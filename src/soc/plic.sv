==> flow/design.v <==
module plic #(
    parameter ndev = 8,
    parameter ctxt = 2
)(
    input logic clk,
    input logic rst,
    input  logic [ndev-1:0] int_vect,  
    output logic     [63:0] int_pend,  
    input  logic [27:0] s_axi_awaddr,
    input  logic        s_axi_awvalid,
    output logic        s_axi_awready,
    input  logic [31:0] s_axi_wdata,
    input  logic        s_axi_wvalid,
    output logic        s_axi_wready,
    output logic  [1:0] s_axi_bresp,
    output logic        s_axi_bvalid,
    input  logic        s_axi_bready,
    input  logic [27:0] s_axi_araddr,
    input  logic        s_axi_arvalid,
    output logic        s_axi_arready,
    output logic [31:0] s_axi_rdata,
    output logic  [1:0] s_axi_rresp,
    output logic        s_axi_rvalid,
    input  logic        s_axi_rready
);
    localparam wdev = (ndev - 1 >> 5) + 1 <= 2 ? 2 : (ndev - 1 >> 5) + 1;
    logic             [31:0] prioriti [ndev-1:0];
    logic   [wdev-1:0][31:0] pending;
    logic   [wdev-1:0][31:0] enable   [ctxt-1:0];
    logic             [31:0] threshold[ctxt-1:0];
    logic             [27:0] waddr;
    logic             [31:0] wdata;
    logic [$clog2(ctxt)-1:0] ct;
    logic [$clog2(ndev)-1:0] index[ctxt-1:0];
    always_comb s_axi_bresp = 0;
    always_comb s_axi_rresp = 0;
    always_comb for (int c = 0; c < ctxt; c++) begin
        index[c] = 0;
        for (int i = 0; i < ndev; i++)
            if (pending[i >> 5][i & 31] & enable[c][i >> 5][i & 31] & prioriti[i] > threshold[c] &
                (index[c] == 0 | prioriti[i] > prioriti[index[c]]))
                index[c] = $clog2(ndev)'(i);
    end
    always_comb ct = $clog2(ctxt)'(s_axi_araddr >> 12);
    always_ff @(posedge clk) if (rst) begin
        s_axi_arready <= 1;
        s_axi_rvalid  <= 0;
        s_axi_bvalid  <= 0;
        s_axi_awready <= 1;
        s_axi_wready  <= 1;
        pending       <= 0;
        int_pend      <= 0;
    end else begin
        for (int i = 1; i < ndev; i++) if (int_vect[i]) pending[i >> 5][i & 31] <= 1;
        if (s_axi_arvalid & s_axi_arready) begin  
            s_axi_arready <= 0;
            s_axi_rvalid  <= 1;
            if (s_axi_araddr < 28'hc001000)
                s_axi_rdata <= prioriti[$clog2(ndev)'(s_axi_araddr >> 2)];
            else if (s_axi_araddr >= 28'hc001000 & s_axi_araddr < 28'hc002000)
                s_axi_rdata <= pending[$clog2(wdev)'(s_axi_araddr >> 5)];
            else if (s_axi_araddr >= 28'hc002000 & s_axi_araddr < 28'hc200000)
                s_axi_rdata <= enable[$clog2(ctxt)'(s_axi_araddr >> 7)][$clog2(wdev)'(s_axi_araddr >> 5)];
            else if (s_axi_araddr >= 28'hc200000)
                if      (s_axi_araddr[3:0] == 4'h0) s_axi_rdata <= threshold[ct];
                else if (s_axi_araddr[3:0] == 4'h4) begin  
                    s_axi_rdata <= 32'(index[ct]);
                    pending[32'(index[ct]) >> 5][32'(index[ct]) & 31] <= 0;
                end
        end
        if (~s_axi_awready & ~s_axi_wready & ~s_axi_bvalid) begin  
            s_axi_bvalid <= 1;
            if (waddr < 28'hc001000)
                prioriti[$clog2(ndev)'(waddr >> 2)] <= wdata;
            else if (waddr >= 28'hc002000 & waddr < 28'hc200000)
                enable[$clog2(ctxt)'(waddr >> 7)][$clog2(wdev)'(waddr >> 5)] <= wdata;
            else if (waddr >= 28'hc200000)
                if      (waddr[3:0] == 4'h0) threshold[$clog2(ctxt)'(waddr >> 12)] <= wdata;
                else if (waddr[3:0] == 4'h4)  
                    ;
        end
        if (s_axi_rvalid  & s_axi_rready)  {s_axi_rvalid, s_axi_arready}               <= 1;  
        if (s_axi_bvalid  & s_axi_bready)  {s_axi_bvalid, s_axi_awready, s_axi_wready} <= 3;  
        if (s_axi_awvalid & s_axi_awready) {s_axi_awready, waddr} <= {1'b0, s_axi_awaddr};    
        if (s_axi_wvalid  & s_axi_wready)  {s_axi_wready,  wdata} <= {1'b0, s_axi_wdata};     
        int_pend <= 0;
        for (int c = 0; c < ctxt; c++)
            int_pend[c[0] ? 9 : 11] <= |index[c];
    end
endmodule
## Tool chain data of plic

The steps from the RTL of plic to its reports follow in flow order.
Lines are those of the file above, counted from 1.
Cell names lack the library's common part.
Not given: n/a

- Top: plic
- Clock: clk
- Standard-cell library: sky130hd
- Library corner: tt_025C_1v80

## Word-level counts

Yosys after proc, flatten, opt, wreduce and memory -nomap, before mapping. Print and check cells are not counted. Equal cells are merged and count once.
Yosys's memory passes give these memory sizes; they may raise the number of words (mostly to a power of two), join words into wider ones and drop unused or constant bits.

- Bitwise gates (word level): 74
- Equal/unequal tests: 1
- Reduce/logical cells: 26
- Divide/modulo/power cells: 0
- Add/subtract/negate cells: 1
- Multiplexer cells: 92
- $mul: 0
- Shift-type cells: 6
- Order comparisons: 36

Operator list:

| operator | number |
|---|---|
| greater-than comparator 32 bit | 26 |
| two-way mux 64 bit | 8 |
| two-way mux 32 bit | 15 |
| greater-or-equal comparator 28 bit (second input constant) | 5 |
| < comparator 28 bit (second input constant) | 5 |
| variable shift 1 x 33 -> 64 bit (first input constant) | 2 |
| indexed select 64 x 7 -> 32 bit | 2 |
| two-way mux 3 bit | 23 |
| left shift 32 x 6 -> 64 bit | 1 |
| left shift 32 x 6 -> 64 bit (first input constant) | 1 |
| bitwise AND 64 bit | 1 |
| bitwise OR 64 bit | 1 |
| inverter 64 bit | 1 |
| two-way mux 8 bit | 7 |
| bitwise AND 1 bit | 50 |
| two-way mux 1 bit | 38 |
| logical NOT 3 bit | 12 |
| negation 3 -> 33 bit | 1 |
| bitwise OR 1 bit | 12 |
| inverter 1 bit | 9 |
| logical NOT 4 bit | 2 |
| AND reduction 7 bit | 1 |
| OR reduction 3 bit | 2 |
| parallel mux 3 bit (select 2 bit) | 1 |
| nonzero test 5 bit | 1 |
| AND reduction 2 bit | 2 |
| nonzero test 2 bit | 2 |
| OR reduction 2 bit | 2 |

Other operator kinds: 3; their cells: 3.

- Bits of input ports: 103
- ROM bits: 0
- Register bits: 163
- Output and inout bits: 105
- RAM bits: 448
- Cells after elaboration: 251
- Memory cells: 3
- Bits in latches: 0

Memory list:

| name | words | bits a word | RTL line | source |
|---|---|---|---|---|
| prioriti | 8 | 32 | 27 | `logic             [31:0] prioriti [ndev-1:0];` |
| enable | 2 | 64 | 29 | `logic   [wdev-1:0][31:0] enable   [ctxt-1:0];` |
| threshold | 2 | 32 | 30 | `logic             [31:0] threshold[ctxt-1:0];` |

## Depth

Longest topological path by Yosys (ltp), each cell counted once; first at word level (registers and memories cut), then after technology mapping (sequential cells cut; the memories' decode and read muxes count).

- Depth after elaboration: 48
- ABC_AREA: 0
- Gate-level depth with buffers: 96
- Gate-level depth less buffers: 82

## Netlist

The flow's flattened synthesis, as Yosys stat reports it; memories are mapped. The netlist is that of the ABC_AREA named above (0 if unset); the other value can give another one.
Totals and module areas in this step are rounded.

- Cells in the netlist: 5334
- Chip area (Yosys): 53600 µm²
- Flip-flop cells: 606
- Sequential area: 17500 µm²
- Buffer cells: 360

Cell types:

| cell | number | area in all (µm²) |
|---|---|---|
| edfxtp_1 | 535 | 1.61E+04 |
| ha_1 | 834 | 1.04E+04 |
| mux2i_1 | 349 | 3493.35 |
| a21oi_1 | 499 | 2.5E+03 |
| mux4_2 | 96 | 2.16E+03 |
| nand2_1 | 462 | 1.73E+03 |
| dfxtp_1 | 71 | 1.42E+03 |
| o21ai_0 | 209 | 1.05E+03 |
| a21o_1 | 136 | 1.02E+03 |
| nand4_1 | 151 | 944.656 |
| nor2b_1 | 134 | 838.304 |
| a221o_1 | 78 | 780.749 |
| a221oi_1 | 78 | 683.155 |
| nor2_1 | 182 | 683.155 |
| clkbuf_1 | 170 | 638.112 |
| a211oi_1 | 83 | 623.098 |
| nand3_1 | 121 | 605.581 |
| buf_4 | 80 | 600.576 |

Other cell types: 86; their cells: 1066.

## Timing after synthesis

Source: OpenSTA report_checks on the synthesized netlist (no wires, ideal clock, input and output delay 20% of the period each), path of least setup slack; recovery checks are left aside. Register names are those of the netlist, which keeps one name where synthesis merged equal registers.

- Path type: register -> register
- Start: memory prioriti[1][14]
- End: register pending
- Setup slack: 13.372 ns
- Arrival: 19.312 ns
- Stages on the path: 86
- Path delay: 19.428 ns
- Data required time: 32.684 ns
- Setup time: 0.116 ns
- Launch time at the first pin: 0.000 ns
- Buffers on the path: 13
- Clock period: 32.8 ns
- Synthesis period reached: 19.428 ns

"path delay" = arrival - input delay + setup time.
"stages on the path": output pins that drive a net of the path, with the launching flip-flop's if there is one; two outputs of one cell count as two.
"synthesis period reached" = period - worst setup slack (recovery checks aside). The figure is calculated, with input and output delays left at 20% of the set period.
An end named without its bit number is one bit of that signal or, where synthesis recoded a state register, one of its new flip-flops.
At most two assigning lines are given for a register; there are more.

- Cell sequence: edfxtp_1 ha_1 nand4_1 nor4_2 a21boi_1 a2111o_1 a41o_2 buf_4 buf_1 mux2i_1 ha_1 a21oi_1 nand2_1 a21o_1 o41a_1 or2_2 o21ai_1 clkbuf_1 [50 not listed] buf_2 a21oi_1 a22oi_1 o22ai_1 ha_1 nand4_1 nor4_1 nand3_1 a21o_1 a311oi_1 o32ai_1 o21a_1 a32o_1 buf_2 ha_1 ha_1 or4b_1 o211a_1

RTL lines, path after synthesis:

| element | RTL line | source |
|---|---|---|
| start, declared | 27 | `logic             [31:0] prioriti [ndev-1:0];` |
| end, assigned | 51 | `pending       <= 0;` |
| end, assigned | 54 | `for (int i = 1; i < ndev; i++) if (int_vect[i]) pending[i >> 5][i & 31] <= 1;` |
| end, declared | 28 | `logic   [wdev-1:0][31:0] pending;` |

No chain of elaborated cells between the ends is given.

## Timing after layout

Path of least setup slack in the final report of job 2 (OpenROAD, finished layout, wires in). Where an end is a register, its clock arrival counts in the times.

- Path type: register -> register
- Start: memory prioriti[1][9]
- End: register pending
- Clock period: 17.5 ns
- Arrival: 19.93 ns
- Buffers on the path: 22
- Data required time: 18.02 ns
- Stages on the path: 96
- Launch time at the first pin: 0.63 ns
- Setup time: 0.10 ns
- Setup slack: -1.90 ns

An end named without its bit number is one bit of that signal or, where synthesis recoded a state register, one of its new flip-flops.
At most two assigning lines are given for a register; there are more.

- Cell sequence: edfxtp_1 buf_4 buf_4 ha_4 nand4_1 or4_4 nor2b_2 a211oi_2 a31oi_4 buf_12 buf_16 buf_16 buf_12 mux2_4 inv_1 ha_1 nand4_1 buf_6 [60 not listed] mux2i_1 a221o_1 o311a_1 ha_4 nand2_4 nor3_2 buf_4 nand4_1 buf_4 or4_4 a31oi_4 nand2b_1 o311a_1 a22o_4 ha_4 ha_4 or4b_1 o211a_1

RTL lines, path after layout:

| element | RTL line | source |
|---|---|---|
| start, declared | 27 | `logic             [31:0] prioriti [ndev-1:0];` |
| end, assigned | 51 | `pending       <= 0;` |
| end, assigned | 54 | `for (int i = 1; i < ndev; i++) if (int_vect[i]) pending[i >> 5][i & 31] <= 1;` |
| end, declared | 28 | `logic   [wdev-1:0][31:0] pending;` |

No chain of elaborated cells between the ends is given.

Subject: flow runs of plic

Hi,

Top module plic; platform sky130hd; tools Yosys and OpenROAD; 2 stored runs in no particular order. Input and output delays are each 20% of the period that was set; the output load is 0.01 pF.
"period reached": clock period set for the run, less the worst setup slack. It is reckoned from that one timing run; input and output delays stay at 20% of the period that was set.
By "critical setup path time" is meant the share of the clock period that the worst setup path is allowed (20% is reserved at inputs, 20% at outputs), minus its slack. Clock arrival times at its registers enter into it.
"total power after layout": no workload was simulated; the value follows from the tool's default switching activity.
Results are given in rounded form.

### Job 1

Settings: `period_ns=14.6`, `CORE_UTILIZATION=64`, `SETUP_SLACK_MARGIN=3.5`, `PLACE_DENSITY=0.9`, `CORE_ASPECT_RATIO=1.13`, `CORE_MARGIN=5`, `CELL_PAD_IN_SITES_DETAIL_PLACEMENT=1`, `TNS_END_PERCENT=20`, `ABC_AREA=1`, `GPL_ROUTABILITY_DRIVEN=1`, `CTS_CLUSTER_DIAMETER=100`, `CAP_MARGIN=25`, `MAX_ROUTING_LAYER=met4`, `SLEW_MARGIN=20`

Unfinished; error DPL-0033 in placement.

### Job 2

Settings: `period_ns=17.5`, `CAP_MARGIN=20`, `CORE_MARGIN=2`, `CORE_UTILIZATION=40`, `SLEW_MARGIN=20`

- Worst setup slack after layout: -1.90 ns
- Critical setup path time: 19.40 ns
- Worst setup path kind: register -> register
- Setup total negative slack: -20.3 ns
- Post-layout utilization: 0.531
- Period reached: 19.405 ns
- Total power after layout: 3.55 mW
- Standard-cell area of the final layout: 70700 µm²
- Worst hold slack in the final report: 0.466 ns
- Area of the synthesized netlist: 53600 µm²
- Total die area: 137000 µm²

Regards
